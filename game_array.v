==> flow/design.v <==
module game_array (
    input Clk, 
    input Ack, 
    input Start, 
    input Reset, 
    input bottom_flag, 
    input top_flag, 
    input [3:0] x1,
    input [3:0] y1,
    input [3:0] x2,
    input [3:0] y2,
    input [3:0] x3,
    input [3:0] y3,
    input [3:0] x4,
    input [3:0] y4,
    output reg [4:0] state,
    output gen_flag, 
    output reg [9:0] arr0, 
    output reg [9:0] arr1, 
    output reg [9:0] arr2, 
    output reg [9:0] arr3, 
    output reg [9:0] arr4, 
    output reg [9:0] arr5, 
    output reg [9:0] arr6, 
    output reg [9:0] arr7, 
    output reg [9:0] arr8, 
    output reg [9:0] arr9, 
    output reg [9:0] arr10, 
    output reg [9:0] arr11, 
    output q_blockgen, 
    output q_move, 
    output q_clear, 
    output q_lost,
    output q_ini, 
    output started,
    output reg [15:0] score);
reg [9:0] arr[11:0];
assign {q_lost, q_clear, q_move, q_blockgen, q_ini} = state;
integer i;
always @(*)
begin
    arr0 <= {arr[0][0], arr[1][0], arr[2][0], arr[3][0], arr[4][0], arr[5][0], arr[6][0], arr[7][0], arr[8][0], arr[9][0]};
    arr1 <= {arr[0][1], arr[1][1], arr[2][1], arr[3][1], arr[4][1], arr[5][1], arr[6][1], arr[7][1], arr[8][1], arr[9][1]};
    arr2 <= {arr[0][2], arr[1][2], arr[2][2], arr[3][2], arr[4][2], arr[5][2], arr[6][2], arr[7][2], arr[8][2], arr[9][2]};
    arr3 <= {arr[0][3], arr[1][3], arr[2][3], arr[3][3], arr[4][3], arr[5][3], arr[6][3], arr[7][3], arr[8][3], arr[9][3]};
    arr4 <= {arr[0][4], arr[1][4], arr[2][4], arr[3][4], arr[4][4], arr[5][4], arr[6][4], arr[7][4], arr[8][4], arr[9][4]};
    arr5 <= {arr[0][5], arr[1][5], arr[2][5], arr[3][5], arr[4][5], arr[5][5], arr[6][5], arr[7][5], arr[8][5], arr[9][5]};
    arr6 <= {arr[0][6], arr[1][6], arr[2][6], arr[3][6], arr[4][6], arr[5][6], arr[6][6], arr[7][6], arr[8][6], arr[9][6]};
    arr7 <= {arr[0][7], arr[1][7], arr[2][7], arr[3][7], arr[4][7], arr[5][7], arr[6][7], arr[7][7], arr[8][7], arr[9][7]};
    arr8 <= {arr[0][8], arr[1][8], arr[2][8], arr[3][8], arr[4][8], arr[5][8], arr[6][8], arr[7][8], arr[8][8], arr[9][8]};
    arr9 <= {arr[0][9], arr[1][9], arr[2][9], arr[3][9], arr[4][9], arr[5][9], arr[6][9], arr[7][9], arr[8][9], arr[9][9]};
    arr10 <= {arr[0][10], arr[1][10], arr[2][10], arr[3][10], arr[4][10], arr[5][10], arr[6][10], arr[7][10], arr[8][10], arr[9][10]};
    arr11 <= {arr[0][11], arr[1][11], arr[2][11], arr[3][11], arr[4][11], arr[5][11], arr[6][11], arr[7][11], arr[8][11], arr[9][11]};
end
localparam
LOST = 5'b10000, CLEAR = 5'b01000, MOVE = 5'b00100, BLOCKGEN = 5'b00010, INI = 5'b00001;
always @(posedge Clk, posedge Reset) 
  begin 
    if (Reset)
       begin
            state <= INI;
            score <= 16'bXXXX_XXXXX_XXXX_XXXX;
       end
    else
       begin
         case (state)
            INI : 
              begin
                  if (Start)
                    state <= BLOCKGEN;
                  score <= 0;
                  for(i = 0; i < 12; i = i + 1)
                  begin
                    arr[i] <= 10'd0000000000;
                  end
              end
            BLOCKGEN :
              begin
                    state <= MOVE;
              end 
            MOVE  :
              begin  
                if (bottom_flag)
                    state <= CLEAR;
                if (top_flag)
                    state <= LOST;
                if (bottom_flag)
                begin
                    arr[9-x1][y1] <= 1;
                    arr[9-x2][y2] <= 1;
                    arr[9-x3][y3] <= 1;
                    arr[9-x4][y4] <= 1;
                end
              end    
            CLEAR  :
              begin
                if (arr[0][10] && arr[1][10] && arr[2][10] && arr[3][10] && arr[4][10] && arr[5][10] && arr[6][10] && arr[7][10] && arr[8][10] && arr[9][10])
                begin
                  for (i = 0; i < 10; i = i + 1) begin
                    arr[i][10] <= arr[i][11];
                  end
                  score <= score + 10;
                end
                else if (arr[0][9] && arr[1][9] && arr[2][9] && arr[3][9] && arr[4][9] && arr[5][9] && arr[6][9] && arr[7][9] && arr[8][9] && arr[9][9])
                begin
                  for (i = 0; i < 10; i = i + 1) begin
                    arr[i][10] <= arr[i][11];
                    arr[i][9] <= arr[i][10];
                  end
                    score <= score + 10;
                end
                else if (arr[0][8] && arr[1][8] && arr[2][8] && arr[3][8] && arr[4][8] && arr[5][8] && arr[6][8] && arr[7][8] && arr[8][8] && arr[9][8])
                begin
                  for (i = 0; i < 10; i = i + 1) begin
                    arr[i][10] <= arr[i][11];
                    arr[i][9] <= arr[i][10];
                    arr[i][8] <= arr[i][9];
                  end
                    score <= score + 10;
                end
                else if (arr[0][7] && arr[1][7] && arr[2][7] && arr[3][7] && arr[4][7] && arr[5][7] && arr[6][7] && arr[7][7] && arr[8][7] && arr[9][7])
                begin
                  for (i = 0; i < 10; i = i + 1) begin
                    arr[i][10] <= arr[i][11];
                    arr[i][9] <= arr[i][10];
                    arr[i][8] <= arr[i][9];
                    arr[i][7] <= arr[i][7];
                  end
                    score <= score + 10;
                end
                else if (arr[0][6] && arr[1][6] && arr[2][6] && arr[3][6] && arr[4][6] && arr[5][6] && arr[6][6] && arr[7][6] && arr[8][6] && arr[9][6])
                begin
                  for (i = 0; i < 10; i = i + 1) begin
                    arr[i][10] <= arr[i][11];
                    arr[i][9] <= arr[i][10];
                    arr[i][8] <= arr[i][9];
                    arr[i][7] <= arr[i][8];
                    arr[i][6] <= arr[i][7];
                  end
                    score <= score + 10;
                end
                else if (arr[0][5] && arr[1][5] && arr[2][5] && arr[3][5] && arr[4][5] && arr[5][5] && arr[6][5] && arr[7][5] && arr[8][5] && arr[9][5])
                begin
                  for (i = 0; i < 10; i = i + 1) begin
                    arr[i][10] <= arr[i][11];
                    arr[i][9] <= arr[i][10];
                    arr[i][8] <= arr[i][9];
                    arr[i][7] <= arr[i][8];
                    arr[i][6] <= arr[i][7];
                    arr[i][5] <= arr[i][6];
                  end
                    score <= score + 10;
                end
                else if (arr[0][4] && arr[1][4] && arr[2][4] && arr[3][4] && arr[4][4] && arr[5][4] && arr[6][4] && arr[7][4] && arr[8][4] && arr[9][4])
                begin
                  for (i = 0; i < 10; i = i + 1) begin
                    arr[i][10] <= arr[i][11];
                    arr[i][9] <= arr[i][10];
                    arr[i][8] <= arr[i][9];
                    arr[i][7] <= arr[i][8];
                    arr[i][6] <= arr[i][7];
                    arr[i][5] <= arr[i][6];
                    arr[i][4] <= arr[i][5];
                  end
                    score <= score + 10;
                end
                else if (arr[0][3] && arr[1][3] && arr[2][3] && arr[3][3] && arr[4][3] && arr[5][3] && arr[6][3] && arr[7][3] && arr[8][3] && arr[9][3])
                begin
                  for (i = 0; i < 10; i = i + 1) begin
                    arr[i][10] <= arr[i][11];
                    arr[i][9] <= arr[i][10];
                    arr[i][8] <= arr[i][9];
                    arr[i][7] <= arr[i][8];
                    arr[i][6] <= arr[i][7];
                    arr[i][5] <= arr[i][6];
                    arr[i][4] <= arr[i][5];
                    arr[i][3] <= arr[i][4];
                  end
                    score <= score + 10;
                end
                else if (arr[0][2] && arr[1][2] && arr[2][2] && arr[3][2] && arr[4][2] && arr[5][2] && arr[6][2] && arr[7][2] && arr[8][2] && arr[9][2])
                begin
                  for (i = 0; i < 10; i = i + 1) begin
                    arr[i][10] <= arr[i][11];
                    arr[i][9] <= arr[i][10];
                    arr[i][8] <= arr[i][9];
                    arr[i][7] <= arr[i][8];
                    arr[i][6] <= arr[i][7];
                    arr[i][5] <= arr[i][6];
                    arr[i][4] <= arr[i][5];
                    arr[i][3] <= arr[i][4];
                    arr[i][2] <= arr[i][3];
                  end
                    score <= score + 10;
                end
                else if (arr[0][10] && arr[1][10] && arr[2][1] && arr[3][1] && arr[4][1] && arr[5][1] && arr[6][1] && arr[7][1] && arr[8][1] && arr[9][1])
                begin
                  for (i = 0; i < 10; i = i + 1) begin
                    arr[i][10] <= arr[i][11];
                    arr[i][9] <= arr[i][10];
                    arr[i][8] <= arr[i][9];
                    arr[i][7] <= arr[i][8];
                    arr[i][6] <= arr[i][7];
                    arr[i][5] <= arr[i][6];
                    arr[i][4] <= arr[i][5];
                    arr[i][3] <= arr[i][4];
                    arr[i][2] <= arr[i][3];
                    arr[i][1] <= arr[i][2];
                  end
                    score <= score + 10;
                end
                else if (arr[0][0] && arr[1][0] && arr[2][0] && arr[3][0] && arr[4][0] && arr[5][0] && arr[6][0] && arr[7][0] && arr[8][0] && arr[9][0])
                begin
                  for (i = 0; i < 10; i = i + 1) begin
                    arr[i][10] <= arr[i][11];
                    arr[i][9] <= arr[i][10];
                    arr[i][8] <= arr[i][9];
                    arr[i][7] <= arr[i][8];
                    arr[i][6] <= arr[i][7];
                    arr[i][5] <= arr[i][6];
                    arr[i][4] <= arr[i][5];
                    arr[i][3] <= arr[i][4];
                    arr[i][2] <= arr[i][3];
                    arr[i][1] <= arr[i][2];
                    arr[i][0] <= arr[i][1];
                  end
                    score <= score + 10;
                end
                else
                begin
                    state <= BLOCKGEN;
                end
              end
            LOST :
              begin
                if (Ack)
                    state <= INI;
              end
      endcase
    end 
  end
assign gen_flag = (state == BLOCKGEN) ;
assign started = (state != INI);
endmodule   
# Tool chain data of game_array
# The steps from the RTL of game_array to its reports follow in flow order.
# Lines are those of the file above, counted from 1.
# Library cell names are shortened.
design:
  design: "game_array"
  clock_port: "Clk"
  library: "sky130hd"
  corner: "tt_025C_1v80"

# Word-level counts
# Source: Yosys, flattened and elaborated. Widths are those after wreduce. Registers that Yosys merges into a memory's read port (data or address) are not register bits. Print and check cells do not count. Equal cells are merged and count once.
word_totals:
  regBits: 121
  latchBits: 0
  clocked_rd_ports_x_width: 0
  output_inout_bits: 148
  mem_bits_rw: 0
  inputBits: 38
  romBits: 0
  word_cells: 935
  memories: 0
classes:
  n_logic: 85
  mul: 0
  n_mux: 594
  n_reduce_logical: 98
  equal: 63
  n_shift: 4
  add_sub_neg: 9
  cmp: 0
  n_div: 0
op_table:
  columns: ["cell", "n"]
  rows:
  - ["10-bit two-way mux", 110]
  - ["10-bit AND", 40]
  - ["10-bit OR", 40]
  - ["1-bit two-way mux", 370]
  - ["10-bit case mux with 3-bit select", 10]
  - ["16-bit two-way mux", 9]
  - ["5-bit two-way mux", 23]
  - ["9-bit two-way mux", 10]
  - ["1-bit logical AND", 81]
  - ["8-bit two-way mux", 10]
  - ["7-bit two-way mux", 10]
  - ["4-bit by 3-bit == test with 1-bit output (second input constant)", 16]
  - ["6-bit two-way mux", 10]
  - ["1-bit by 5-bit variable shift with 10-bit output (first input constant)", 4]
  - ["10-bit NOT", 4]
  - ["4-bit two-way mux", 10]
  - ["4-bit by 2-bit == test with 1-bit output (second input constant)", 8]
  - ["4-bit == test (second input constant)", 8]
  - ["16-bit case mux with 2-bit select", 1]
  - ["3-bit two-way mux", 10]
  - ["2-bit != test (second input constant)", 13]
  - ["5-bit case mux with 5-bit select", 1]
  - ["4-bit negator with 5-bit output", 4]
  - ["2-bit two-way mux", 10]
  - ["16-bit by 4-bit adder with 16-bit output (second input constant)", 1]
  - ["4-bit by 1-bit == test with 1-bit output (second input constant)", 4]
  - ["4-bit subtractor (first input constant)", 4]
  - ["4-bit logical NOT", 4]
# Other operator kinds: 27; their cells: 28.

# Logic depth
# Longest topological path by Yosys (ltp), each cell counted once; first at word level (registers and memories cut), then after technology mapping (sequential cells cut; the memories' decode and read muxes count).
depth:
  word_depth: 23
  abc_area: 0
  mapped_depth: 11
  ltp_nobuf: 8

# After synthesis
# Yosys stat after the flow's synthesis: flattened, memories mapped to cells. It holds for the ABC_AREA given above (unset counts as 0); a run with the other value may have another netlist.
synth_totals:
  n_buf: 100
  ffs: 120
  cells: 1065
  yosys_area_um2: 9477.8
  seqArea_um2: 3504.6
types:
  columns: ["cell_type", "n", "area_total_um2"]
  rows:
  - ["edfxtp_1", 100, 3002.88]
  - ["a21oi_1", 129, 645.619]
  - ["dfrtp_1", 19, 475.456]
  - ["a22o_1", 49, 429.162]
  - ["a22oi_1", 47, 352.838]
  - ["o211ai_1", 37, 277.766]
  - ["ha_1", 21, 262.752]
  - ["nand2_1", 57, 213.955]
  - ["o22ai_1", 34, 212.704]
  - ["o21ai_0", 41, 205.197]
  - ["buf_4", 27, 202.694]
  - ["nor2_1", 54, 202.694]
  - ["nor2b_1", 28, 175.168]
  - ["clkbuf_1", 41, 153.898]
  - ["a21o_1", 20, 150.144]
  - ["a2bb2oi_1", 17, 148.893]
  - ["nand4_1", 23, 143.888]
  - ["inv_1", 35, 131.376]
# Other cell types: 60; their cells: 286.

# Path before layout
# Path of least setup slack by OpenSTA after synthesis, without wires, with an ideal clock, recovery checks aside; 20% of the period is set as input and as output delay. Where synthesis merged equal registers, the netlist keeps one of their names.
synth_path:
  path_type: "reg2reg"
  from: "reg state[0]"
  to: "reg arr[0][8]"
  path_delay_ns: 2.682
  arrival_time_ns: 2.287
  slack_ns: -0.082
  setup_time_ns: 0.395
  path_stages: 7
  required_time_ns: 2.205
  n_path_buf: 3
  tclk_ns: 2.6
  launch_ns: 0.000
  period_less_setup_slack_ns: 2.682
# "path_delay_ns" is the arrival time less input delay plus setup time.
# "path_stages" counts driving pins, that of a launching flip-flop among them; a cell with two outputs on the path counts twice.
# "period_less_setup_slack_ns" = period - worst setup slack (recovery checks aside). The figure is calculated, with input and output delays left at 20% of the set period.
# The rows between start and end are the longest chain of elaborated cells between them; the timing report does not say that the signal goes this way. Where chains are equally long, one stands for them.
# A line is the first line of the expression or statement that the cell stems from. Yosys adds cells for indexed reads and writes and turns some case tables into memories.
# A register here has more assigning lines than the two given.
# Lines with a computed index may be missing from the assigning lines.
# The path ends at the enable pin of a flip-flop; only ways to that pin are counted.
synth_between:
  path_cell_list: "dfstp_2 -> buf_2 -> nor2_2 -> and3_2 -> buf_2 -> clkbuf_1 -> a221oi_1"
  elab_chain_len: 3
  cells_between: 8
  lines_between: 1
  classes_between: "eq/ne: 6; reduce/logical: 2"
synth_lines:
  columns: ["element", "line", "source"]
  rows:
  - ["start, declared", 16, "output reg [4:0] state,"]
  - ["start, assigned", 61, "state <= INI;"]
  - ["start, assigned", 70, "state <= BLOCKGEN;"]
  - ["5-bit by 4-bit == test with 1-bit output", 66, "case (state)"]
  - ["9-bit != test", null, null]
  - ["5-bit AND reduction", null, null]
  - ["end, assigned", 117, "arr[i][8] <= arr[i][9];"]
  - ["end, assigned", 126, "arr[i][8] <= arr[i][9];"]
  - ["end, declared", 37, "reg [9:0] arr[11:0];"]

# Worst path after layout
# Path of least setup slack in the final report of flow run A (OpenROAD, finished layout, wires in). Where an end is a register, its clock arrival counts in the times.
layout_path:
  path_type: "in2reg"
  from: "in y2[0]"
  to: "reg arr[5][1]"
  tclk_ns: 2.35
  launch_ns: 0.47
  required_time_ns: 2.57
  input_delay_ns: 0.47
  setup_time_ns: 0.24
  slack_ns: 0.22
  path_stages: 9
  n_path_buf: 3
  arrival_time_ns: 2.35
# The rows between start and end are the longest chain of elaborated cells between them; the timing report does not say that the signal goes this way. Where chains are equally long, one stands for them.
# A register here has more assigning lines than the two given.
# Lines with a computed index may be missing from the assigning lines.
layout_between:
  path_cell_list: "buf_6 -> or3_4 -> a31oi_4 -> buf_6 -> buf_6 -> nor2b_2 -> a222oi_1 -> a21oi_1 -> a21o_1"
  elab_chain_len: 18
  cells_between: 18
  lines_between: 5
  classes_between: "add/sub: 1; shift: 1; mux: 9; logic: 7"
layout_lines:
  columns: ["element", "line", "source"]
  rows:
  - ["start, declared", 11, "input [3:0] y2,"]
  - ["4-bit negator with 5-bit output", 90, "arr[9-x2][y2] <= 1;"]
  - ["1-bit by 5-bit variable shift with 10-bit output", 90, null]
  - ["10-bit NOT", 90, null]
  - ["10-bit AND", 90, null]
  - ["10-bit OR", 90, null]
  - ["10-bit two-way mux", 90, null]
  - ["10-bit two-way mux", 87, "if (bottom_flag)"]
  - ["(+4 left out)", null, null]
  - ["10-bit two-way mux", 87, null]
  - ["10-bit two-way mux", 66, "case (state)"]
  - ["10-bit AND", 92, "arr[9-x4][y4] <= 1;"]
  - ["10-bit OR", 92, null]
  - ["10-bit two-way mux", 92, null]
  - ["10-bit two-way mux", 87, null]
  - ["10-bit case mux with 3-bit select", 66, null]
  - ["end, assigned", 208, "arr[i][1] <= arr[i][2];"]
  - ["end, assigned", 224, "arr[i][1] <= arr[i][2];"]
  - ["end, declared", 37, "reg [9:0] arr[11:0];"]

# Stored flow runs of game_array (2 of them; Yosys, OpenROAD, sky130hd). They differ in their settings and are not a sequence. Constraints: input delay and output delay 20% of the set period each, output load 0.01 pF.
# "period_less_ws_ns" means the clock period less the worst setup slack. The figure is calculated, with input and output delays left at 20% of the set period.
# "worst_path_time_ns" means the part of the period allowed to the worst setup path (the constraints hold back 20% at inputs and 20% at outputs) less its slack; where the path has registers, the arrival times of their clocks count too.
# "fin_power_w" rests on the timing tool's default activity at the inputs, not on a simulated workload.
runs:
  - name: "flow run A"
    settings:
      period_ns: 2.35
      CORE_UTILIZATION: 19
      SETUP_SLACK_MARGIN: 0.39
      PLACE_DENSITY_LB_ADDON: 0.11
      CORE_MARGIN: 9
      GPL_ROUTABILITY_DRIVEN: 0
      CTS_CLUSTER_SIZE: 64
      CAP_MARGIN: 20
      SLEW_MARGIN: 0
      MAX_ROUTING_LAYER: "met4"
    results:
      synthArea_um2: 9477.8
      total_die_area_um2: 58247.4
      final_cell_area_um2: 19291.0
      post_route_util_frac: 0.392
      timing.setup.ws_ns: 0.219
      tns_ns: 0.000
      holdWs_ns: 0.534
      fin_power_w: 0.012536
      period_less_ws_ns: 2.131
      worst_path_time_ns: 1.66
      worst_path_kind: "in2reg"
  - name: "flow run B"
    settings:
      period_ns: 3.13
      CORE_UTILIZATION: 30
      SETUP_SLACK_MARGIN: -0.14
      PLACE_DENSITY: 0.47
      CELL_PAD_IN_SITES_GLOBAL_PLACEMENT: 1
      GPL_TIMING_DRIVEN: 1
      CTS_CLUSTER_DIAMETER: 29
      CAP_MARGIN: 5
      SLEW_MARGIN: 40
      MIN_ROUTING_LAYER: "met1"
      CORE_MARGIN: 2
    results:
      synthArea_um2: 9477.8
      total_die_area_um2: 33031.2
      final_cell_area_um2: 13515.5
      post_route_util_frac: 0.432
      timing.setup.ws_ns: 0.227
      tns_ns: 0.000
      holdWs_ns: 0.531
      fin_power_w: 0.007621
      period_less_ws_ns: 2.903
      worst_path_time_ns: 2.28
      worst_path_kind: "in2reg"
